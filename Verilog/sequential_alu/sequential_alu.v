==> flow/design.v <==
module sequential_alu(
  input wire clk,
  input wire rst,
  input wire [15:0] op1,
  input wire [15:0] op2,
  input wire [1:0] operation,
  output wire [15:0] result
);
  reg [15:0] accumulator;
  always @(posedge clk or posedge rst) begin
    if (rst)
      accumulator <= 0;
    else begin
      case (operation)
        2'b00:  
          accumulator <= op1 + op2;
        2'b01:  
          accumulator <= op1 - op2;
        2'b10:  
          accumulator <= op1 ^ op2;
        2'b11:  
          accumulator <= op1 * op2;
      endcase
    end
  end
  assign result = accumulator;
endmodule
== Tool chain data of sequential_alu ==
What the tools print for sequential_alu, step after step.
Lines are those of the file above, counted from 1.
Operators carry their Yosys type and port widths (W data, S select, Z words).
Library cell names are shortened.
A cell with n/a has no value.

* Design top: sequential_alu
* Clock port: clk
* Cell library: sky130hd
* Corner: tt_025C_1v80

== Word-level counts ==
Yosys after proc, flatten, opt, wreduce and memory -nomap, before mapping. Enables and synchronous resets that opt folds into registers are not counted as muxes. Memory bits, and registers merged into a memory's read port (data or address), are not among the register bits. Print and check cells are not counted. Equal cells are merged and count once.

* Bits in registers: 16
* Input port bits: 36
* Output and inout port bits: 16
* Elaborated cells: 10

* Add/subtract/negate cells: 2
* Multiply operators: 1
* Equal/unequal tests: 3
* Multiplexer cells: 1
* Bitwise logic cells: 1
* Reduce/logical cells: 1

{| class="wikitable"
|+ Operators by type and width
! cell !! number
|-
| $mul A16 B16 Y16 || 1
|-
| $pmux W16 S4 || 1
|-
| $add A16 B16 Y16 || 1
|-
| $sub A16 B16 Y16 || 1
|-
| $xor A16 B16 Y16 || 1
|-
| $eq A2 B2 Y1 const B || 2
|-
| $eq A2 B1 Y1 const B || 1
|-
| $logic_not A2 Y1 || 1
|}

== Longest topological paths ==
Yosys ltp: most cells in a row. Word level: on the elaborated netlist, between registers, memories and ports. Mapped: between sequential cells and ports; inverters and the memories' decode and read muxes count.

* Depth after elaboration: 2
* ABC_AREA: 0
* Gate-level depth with buffers: 21
* Mapped depth without buffers: 20

== Synthesis result ==
Source: synth_stat.txt of the flow (Yosys; design flattened, memories mapped). It holds for the ABC_AREA given above (unset counts as 0); a run with the other value may have another netlist.

* Cells in the netlist: 691
* Chip area (Yosys): 5768.0 um^2
* Sequential area: 400.4 um^2
* Flip-flops: 16
* Buffers: 30

{| class="wikitable"
|+ Cell types
! cell !! number !! total area (um^2)
|-
| fa_1 || 81 || 1.62E+03
|-
| ha_1 || 73 || 913.376
|-
| inv_1 || 128 || 480.461
|-
| xnor2_1 || 50 || 437.92
|-
| and2_1 || 64 || 400.384
|-
| dfrtp_1 || 16 || 400.384
|-
| nand2_1 || 81 || 304.042
|-
| xor2_1 || 20 || 175.168
|-
| a21oi_1 || 31 || 155.149
|-
| nor2_1 || 24 || 90.086
|-
| clkbuf_1 || 19 || 71.318
|-
| a211oi_1 || 7 || 52.55
|-
| mux2i_1 || 5 || 50.048
|-
| nor3_1 || 10 || 50.048
|-
| o21ai_0 || 9 || 45.043
|-
| a21o_1 || 5 || 37.536
|-
| buf_4 || 5 || 37.536
|-
| o21a_1 || 5 || 37.536
|}

Other cell types: 26; their cells: 58.

== Timing after synthesis ==
Path of least setup slack by OpenSTA after synthesis, without wires, with an ideal clock, recovery checks aside; 20% of the period is set as input and as output delay. Where synthesis merged equal registers, the netlist keeps one of their names.

* Kind: input -> register
* Start point: input port op2[3]
* End point: register accumulator[14]
* Clock period: 9.98 ns
* Input delay: 1.996 ns
* Library setup time: 0.136 ns
* Launch time at the first pin: 1.996 ns
* Arrival time: 6.742 ns
* Data required time: 9.844 ns
* Setup slack: 3.102 ns
* Path delay: 4.882 ns
* Stages: 19
* Buffers on the path: 2
* Synthesis period reached: 6.878 ns

"path delay" is the arrival time less input delay plus setup time.
"stages": output pins that drive a net of the path, with the launching flip-flop's if there is one; two outputs of one cell count as two.
"synthesis period reached" = period - worst setup slack (recovery checks aside). The figure is calculated, with input and output delays left at 20% of the set period.
The rows between start and end are the longest chain of elaborated cells between them; the timing report does not say that the signal goes this way. Where chains are equally long, one stands for them.
A line is the first line of the expression or statement that the cell stems from. Yosys adds cells for indexed reads and writes and turns some case tables into memories.
At most two assigning lines are given for a register; there are more.

* Cell sequence: buf_4 clkbuf_1 nand2_1 fa_1 fa_1 fa_1 fa_1 inv_1 fa_1 inv_1 fa_1 inv_1 ha_1 nand3_1 o31a_1 a211oi_1 xnor2_1 a211oi_1 a21oi_1
* Cells in the longest elaborated chain: 2
* Elaborated cells on any way between the ends: 4
* Source lines of those cells: 4
* Classes of those cells: add/sub: 2; mul: 1; mux: 1

{| class="wikitable"
|+ RTL lines, path after synthesis
! item !! line !! source
|-
| from (decl) || 5 || <nowiki>input wire [15:0] op2,</nowiki>
|-
| $mul A16 B16 Y16 || 22 || <nowiki>accumulator <= op1 * op2;</nowiki>
|-
| $pmux W16 S4 || 14 || <nowiki>case (operation)</nowiki>
|-
| to (assign) || 16 || <nowiki>accumulator <= op1 + op2;</nowiki>
|-
| to (assign) || 18 || <nowiki>accumulator <= op1 - op2;</nowiki>
|-
| to (decl) || 9 || <nowiki>reg [15:0] accumulator;</nowiki>
|}

== Timing after layout ==
From the final timing report of record 2: the path of least setup slack in the routed layout; clock arrival at registers is part of the times.

* Kind: input -> register
* Start point: input port op1[9]
* End point: register accumulator[15]
* Clock period: 6.67 ns
* Input delay: 1.33 ns
* Library setup time: 0.12 ns
* Launch time at the first pin: 1.33 ns
* Arrival time: 6.22 ns
* Data required time: 6.79 ns
* Setup slack: 0.57 ns
* Stages: 20
* Buffers on the path: 3

The rows between start and end are the longest chain of elaborated cells between them; the timing report does not say that the signal goes this way. Where chains are equally long, one stands for them.
At most two assigning lines are given for a register; there are more.

* Cell sequence: clkdlybuf4s15_1 buf_6 buf_4 nand2_1 fa_2 fa_1 inv_1 fa_1 fa_1 inv_2 fa_1 fa_2 xor2_2 xnor2_2 xnor2_1 xnor2_1 xnor3_1 xnor2_1 o211ai_1 o21ai_1
* Cells in the longest elaborated chain: 2
* Elaborated cells on any way between the ends: 4
* Source lines of those cells: 4
* Classes of those cells: add/sub: 2; mul: 1; mux: 1

{| class="wikitable"
|+ RTL lines, path after layout
! item !! line !! source
|-
| from (decl) || 4 || <nowiki>input wire [15:0] op1,</nowiki>
|-
| $mul A16 B16 Y16 || 22 || <nowiki>accumulator <= op1 * op2;</nowiki>
|-
| $pmux W16 S4 || 14 || <nowiki>case (operation)</nowiki>
|-
| to (assign) || 16 || <nowiki>accumulator <= op1 + op2;</nowiki>
|-
| to (assign) || 18 || <nowiki>accumulator <= op1 - op2;</nowiki>
|-
| to (decl) || 9 || <nowiki>reg [15:0] accumulator;</nowiki>
|}

Memo
Re: implementation data of sequential_alu

Module sequential_alu, platform sky130hd: 2 stored runs of the flow (Yosys, OpenROAD) with differing settings, in no particular order. Input and output delays are each 20% of the period that was set; the output load is 0.01 pF.
By "clock period achieved" is meant the clock period of the run minus its worst setup slack. This is arithmetic on one report: input and output delays are still those of the set period (20% each).
By "time of the worst setup path" is meant the share of the clock period that the worst setup path is allowed (20% is reserved at inputs, 20% at outputs), minus its slack. Clock arrival times at its registers enter into it.
"power" is the tool's figure for a default switching activity; nothing was simulated.

=== Record 1 ===
{| class="wikitable"
! Setting !! Value
|-
| period_ns || 7.15
|-
| CORE_UTILIZATION || 60
|-
| HOLD_SLACK_MARGIN || -0.05
|-
| CORE_ASPECT_RATIO || 1.78
|-
| CELL_PAD_IN_SITES_DETAIL_PLACEMENT || 1
|-
| TNS_END_PERCENT || 55
|-
| ABC_AREA || 1
|-
| GPL_ROUTABILITY_DRIVEN || 0
|-
| CTS_CLUSTER_DIAMETER || 277
|-
| CAP_MARGIN || 40
|-
| CORE_MARGIN || 2
|-
| SLEW_MARGIN || 20
|}
Stopped before the end: placement reported DPL-0033.

=== Record 2 ===
{| class="wikitable"
! Setting !! Value
|-
| period_ns || 6.67
|-
| CORE_UTILIZATION || 46
|-
| SETUP_SLACK_MARGIN || 0.7
|-
| CORE_ASPECT_RATIO || 0.99
|-
| CORE_MARGIN || 3
|-
| GPL_TIMING_DRIVEN || 1
|-
| CTS_CLUSTER_DIAMETER || 271
|-
| CAP_MARGIN || 20
|-
| MAX_ROUTING_LAYER || met4
|-
| SLEW_MARGIN || 20
|-
! Result !! Value
|-
| Post-synthesis cell area || 5768.0 um^2
|-
| Die area || 13918.4 um^2
|-
| Standard-cell area after routing || 7626.1 um^2
|-
| Utilization after routing || 62.4 %
|-
| Worst setup slack after layout || 0.568 ns
|-
| Setup total negative slack || 0.000 ns
|-
| Power || 3.232 mW
|-
| Clock period achieved || 6.102 ns
|-
| Time of the worst setup path || 4.77 ns
|-
| Worst setup path kind || input -> register
|}
